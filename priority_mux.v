==> flow/design.v <==
module priority_mux
  #(
    parameter N_PRIORITY_WIDTH = 2,
    parameter N_SIGNAL_WIDTH = 8,
    parameter N_SIGNALS = 4
  )
  (
    input clk,
    input rst,
    input [N_PRIORITY_WIDTH * N_SIGNALS - 1: 0] priorities_in,
    input [N_SIGNAL_WIDTH * N_SIGNALS - 1: 0] signals_in,
    output [N_SIGNAL_WIDTH - 1 : 0] signal_out,
    input [N_SIGNALS - 1 : 0] signal_req,
    output reg [N_SIGNALS - 1 : 0] signal_ack,
    output busy
  );
  localparam N_STAGES = $clog2(N_SIGNALS);
  localparam MIN_PRIORITY = 2**N_PRIORITY_WIDTH - 1;
  wire [N_SIGNAL_WIDTH - 1 : 0] signals_w [N_SIGNALS - 1 : 0];
  wire [N_PRIORITY_WIDTH - 1 : 0] priorities_w [N_SIGNALS - 1 : 0];
  reg [N_PRIORITY_WIDTH - 1 : 0] p_compares_q [N_SIGNALS - 2 : 0];  
  reg [N_STAGES - 1 : 0] p_selections_q [N_SIGNALS - 2 : 0];  
  genvar stage, i;
  generate
    for(stage = 0; stage < N_STAGES; stage = stage + 1) begin : stage_inst
      for(i = 0; i < (N_SIGNALS / (2 ** (stage + 1))); i = i + 1) begin : compare_inst
        localparam index = i * 2;  
        if(stage == 0) begin
          always @(posedge clk) begin
            if (!rst) begin
              p_compares_q[i] <= MIN_PRIORITY;
              p_selections_q[i] <= 0;
            end else begin
              if (|signal_req[index + 1 : index]) begin
                p_compares_q[i] <= (priorities_w[index] <= priorities_w[index + 1]) ? priorities_w[index] : priorities_w[index + 1];
                p_selections_q[i] <= (priorities_w[index] <= priorities_w[index + 1]) ? index : (index + 1);
              end
            end
          end
        end else begin
          localparam j_0 = N_SIGNALS - N_SIGNALS / (2 ** (stage - 1));
          localparam j_1 = N_SIGNALS - N_SIGNALS / (2 ** (stage));
          always @(posedge clk) begin
            if (!rst) begin
              p_compares_q[j_1 + i] <= MIN_PRIORITY;
              p_selections_q[j_1 + i] <= 0;
            end else begin
              p_compares_q[j_1 + i] <= (p_compares_q[j_0 + index] <= p_compares_q[j_0 + index + 1]) ? p_compares_q[j_0 + index] : p_compares_q[j_0 + index + 1];
              p_selections_q[j_1 + i] <= (p_compares_q[j_0 + index] <= p_compares_q[j_0 + index + 1]) ? p_selections_q[j_0 + index] : p_selections_q[j_0 + index + 1];
            end
          end
        end
      end
    end
  endgenerate
  genvar j;
  generate
    for(j = 0; j < N_SIGNALS; j = j + 1) begin : signal_inst
      assign signals_w[j] = signals_in[(j + 1) * N_SIGNAL_WIDTH - 1 : j * N_SIGNAL_WIDTH];
      assign priorities_w[j] = signal_req[j] ? priorities_in[(j + 1) * N_PRIORITY_WIDTH - 1 : j * N_PRIORITY_WIDTH] : MIN_PRIORITY;
    end
  endgenerate
  localparam [1 : 0] STATE_IDLE = 0,
  STATE_WAIT = 1,
  STATE_DONE = 2;
  reg [1 : 0] state;
  localparam N_CNT_WIDTH = $clog2(N_STAGES);
  reg [N_CNT_WIDTH - 1 : 0] cnt_stage;
  reg [N_STAGES - 1 : 0] final_selection;
  always @ (posedge clk) begin
    if(!rst) begin
      signal_ack <= 0;
      final_selection <= 0;
      cnt_stage <= 0;
      state <= STATE_IDLE;
    end 
    else begin
      case (state)
        STATE_IDLE : begin
          if(|signal_req) begin
            cnt_stage <= 0;
            state <= STATE_WAIT;
          end
        end
        STATE_WAIT : begin
          if(cnt_stage == N_STAGES - 1) begin
            signal_ack <= 1 << p_selections_q[N_SIGNALS - 2];  
            final_selection <= p_selections_q[N_SIGNALS - 2];  
            state <= STATE_DONE;
          end 
          else begin
            cnt_stage <= cnt_stage + 1;
          end
        end
        STATE_DONE : begin
          signal_ack <= 0;
          state <= STATE_IDLE;
        end
      endcase
    end
  end
  assign signal_out = signals_w[final_selection];
  assign busy = state != STATE_IDLE;
endmodule
From RTL to reports: priority_mux
The steps from the RTL of priority_mux to its reports follow in flow order.
Line numbers count from 1 in the design file above.
Operators: Yosys type, input widths -> output width; for muxes data width and select width s.
Library cell names are shortened.
{ "design": {"top": "priority_mux", "clock_port": "clk", "library": "sky130hd", "lib_corner": "tt_025C_1v80"} }

Word-level counts
Yosys after proc, flatten, opt, wreduce and memory -nomap, before mapping. Print and check cells are not counted. Equal cells are merged and count once.
{ "bits": {"ff_bits": 19, "in_bits": 46, "out_inout_bits": 13, "elab_cells": 52} }
{ "classes": {"addsub": 1, "n_cmp": 3, "n_eq": 7, "shifts": 1, "mux": 18, "reduce_logical": 13} }
{ "ops": {"columns": ["cell", "count"], "rows": [
  ["$pmux 8 s4", 1],
  ["$mux 2", 9],
  ["$pmux 4 s2", 1],
  ["$le 2x2->1", 3],
  ["$eq 2x2->1 const B", 3],
  ["$reduce_and 2->1", 3],
  ["$reduce_bool 2->1", 3],
  ["$pmux 2 s3", 1],
  ["$eq 2x1->1 const B", 2],
  ["$ne 2x2->1 const B", 2],
  ["$shl 2x2->4 const A", 1],
  ["$logic_not 2->1", 2],
  ["$reduce_or 2->1", 2],
  ["$reduce_or 4->1", 1],
  ["$mux 4", 1],
  ["$mux 1", 4],
  ["$reduce_and 3->1", 1],
  ["$reduce_bool 3->1", 1],
  ["$pmux 1 s2", 1],
  ["$add 1x1->1 const B", 1]
]} }

Longest topological paths
Longest topological path by Yosys (ltp), each cell counted once; first at word level (registers and memories cut), then after technology mapping (sequential cells cut; the memories' decode and read muxes count).
{ "logic_depth": {"depth_word": 3, "ABC_AREA": 0, "mapped_depth": 7, "mapped_depth_nobuf": 7} }

Synthesis result
Source: synth_stat.txt of the flow (Yosys; design flattened, memories mapped). It holds for the ABC_AREA given above (unset counts as 0); a run with the other value may have another netlist.
{ "mapped": {"cell_count": 124, "mapped_area_mm2": 0.0011961, "sequential_area_mm2": 0.0003603, "flip_flops": 18} }
{ "by_type": {"columns": ["cell", "count", "type_area_um2"], "rows": [
  ["dfxtp_1", 18, 360.346],
  ["mux4_2", 8, 180.173],
  ["ha_1", 10, 125.12],
  ["nor2b_1", 10, 62.56],
  ["nand2_1", 16, 60.058],
  ["o211ai_1", 6, 45.043],
  ["mux2i_1", 4, 40.038],
  ["a21boi_0", 4, 30.029],
  ["inv_1", 8, 30.029],
  ["o21ai_0", 6, 30.029],
  ["a21oi_1", 5, 25.024],
  ["or2b_1", 3, 22.522],
  ["nor4_4", 1, 21.27],
  ["nand2b_1", 3, 18.768],
  ["nor4b_1", 2, 17.517],
  ["a221oi_2", 1, 15.014],
  ["nand3_1", 3, 15.014],
  ["nor2_1", 4, 15.014]
]} }
Other cell types: 9; their cells: 12.

Worst setup path after synthesis
Source: OpenSTA report_checks on the synthesized netlist (no wires, ideal clock, input and output delay 20% of the period each), path of least setup slack; recovery checks are left aside. Register names are those of the netlist, which keeps one name where synthesis merged equal registers.
{ "synth_timing": {"path_kind": "input to register", "startpoint": "input port signal_req[2]", "endpoint": "register p_compares_q[1][0]", "period_ps": 1820, "in_delay_ps": 364, "setup_time_ps": 141, "t_first_pin_ps": 364, "arrival_time_ps": 1429, "required_ps": 1679, "setup_slack_ps": 251, "delay_ps": 1206, "driving_pins": 6, "path_buffers": 0, "synth_period_reached_ps": 1569} }
"delay_ps" is the arrival time less input delay plus setup time.
"driving_pins": output pins that drive a net of the path, with the launching flip-flop's if there is one; two outputs of one cell count as two.
"synth_period_reached_ps" = period - worst setup slack (recovery checks aside). The figure is calculated, with input and output delays left at 20% of the set period.
Between the ends stands the longest chain of elaborated cells between them, by number of cells; it is not shown to be the way that was timed. Of several equally long chains one is given.
Each line given opens the expression or statement behind the cell; cells for indexed reads and writes are added by Yosys, which also makes memories of some case tables.
{ "synth_between": {"cell_sequence": "or2b_1 -> ha_1 -> nor2b_1 -> o21a_1 -> mux2i_1 -> o211ai_1", "elab_chain_cells": 3, "cone_cells": 4} }
{ "synth_rtl": {"columns": ["item", "line", "text"], "rows": [
  ["from (decl)", 13, "input [N_SIGNALS - 1 : 0] signal_req,"],
  ["$mux 2", 60, "assign priorities_w[j] = signal_req[j] ? priorities_in[(j + 1) * N_PRIORITY_WIDTH - 1 : j * N_PRIORITY_WIDTH] ..."],
  ["$le 2x2->1", 35, "p_compares_q[i] <= (priorities_w[index] <= priorities_w[index + 1]) ? priorities_w[index] : priorities_w[index ..."],
  ["$mux 2", 35, null],
  ["to (assign)", 31, "p_compares_q[i] <= MIN_PRIORITY;"],
  ["to (assign)", 35, null],
  ["to (decl)", 21, "reg [N_PRIORITY_WIDTH - 1 : 0] p_compares_q [N_SIGNALS - 2 : 0];"]
]} }

Worst path after layout
From the final timing report of flow run 1: the path of least setup slack in the routed layout; clock arrival at registers is part of the times.
The path's times are printed in steps of 10 ps; the period is the one set.
{ "layout_timing": {"path_kind": "register to output", "startpoint": "register final_selection[0]", "endpoint": "output port signal_out[0]", "period_ps": 929, "output_delay_ps": 190, "t_first_pin_ps": 250, "arrival_time_ps": 1390, "required_ps": 740, "setup_slack_ps": -650, "driving_pins": 4, "path_buffers": 2} }
Between the ends stands the longest chain of elaborated cells between them, by number of cells; it is not shown to be the way that was timed. Of several equally long chains one is given.
{ "layout_between": {"cell_sequence": "dfxtp_4 -> buf_8 -> mux4_2 -> buf_6", "elab_chain_cells": 2, "cone_cells": 5, "lines_between": 1} }
{ "layout_rtl": {"columns": ["item", "line", "text"], "rows": [
  ["from (decl)", 69, "reg [N_STAGES - 1 : 0] final_selection;"],
  ["from (assign)", 73, "final_selection <= 0;"],
  ["from (assign)", 88, "final_selection <= p_selections_q[N_SIGNALS - 2];"],
  ["$eq 2x2->1", 102, "assign signal_out = signals_w[final_selection];"],
  ["$pmux 8 s4", 102, null],
  ["to (decl)", 12, "output [N_SIGNAL_WIDTH - 1 : 0] signal_out,"]
]} }

# Flow runs of priority_mux

Below are 2 stored runs of the flow (Yosys, OpenROAD; platform sky130hd) on priority_mux, each with its settings and what was measured, unordered. Constraints: input delay and output delay 20% of the set period each, output load 0.01 pF.
"timing.achieved_period_ps" means the clock period less the worst setup slack. The figure is calculated, with input and output delays left at 20% of the set period.
"worst_path_allowed_less_slack_ps" means the part of the period allowed to the worst setup path (the constraints hold back 20% at inputs and 20% at outputs) less its slack; where the path has registers, the arrival times of their clocks count too.
"worst_path_allowed_less_slack_ps" is known to 10 ps.
[
  {
    "run": "flow run 1",
    "settings": { "period_ns": 0.929, "CORE_UTILIZATION": 28, "PLACE_DENSITY": 0.95, "CORE_ASPECT_RATIO": 0.52, "TNS_END_PERCENT": 80, "ABC_AREA": 0, "GPL_TIMING_DRIVEN": 0, "GPL_ROUTABILITY_DRIVEN": 1, "CTS_CLUSTER_SIZE": 95, "CAP_MARGIN": 20, "MIN_ROUTING_LAYER": "met1", "CORE_MARGIN": 2, "SLEW_MARGIN": 20 },
    "results": { "final_setup_ws_ps": -649, "post_synth_area_mm2": 0.0011961, "worst_path_allowed_less_slack_ps": 1390, "worstPathKind": "register to output", "cell_area_final_mm2": 0.0023798, "timing.achieved_period_ps": 1578, "timing.setup.tns_ps": -9838, "die_area_mm2": 0.0048389 }
  },
  {
    "run": "flow run 2",
    "settings": { "period_ns": 1.99, "CORE_UTILIZATION": 30, "HOLD_SLACK_MARGIN": 0.25, "CORE_ASPECT_RATIO": 1.77, "CORE_MARGIN": 4, "CELL_PAD_IN_SITES_GLOBAL_PLACEMENT": 0, "CELL_PAD_IN_SITES_DETAIL_PLACEMENT": 0, "ABC_AREA": 1, "GPL_ROUTABILITY_DRIVEN": 0, "SLEW_MARGIN": 25, "MIN_ROUTING_LAYER": "met2", "MAX_ROUTING_LAYER": "met4", "CAP_MARGIN": 20 },
    "results": { "final_setup_ws_ps": 94, "post_synth_area_mm2": 0.0012162, "worst_path_allowed_less_slack_ps": 1500, "worstPathKind": "register to output", "cell_area_final_mm2": 0.0019957, "timing.achieved_period_ps": 1896, "timing.setup.tns_ps": 0, "die_area_mm2": 0.005178 }
  }
]
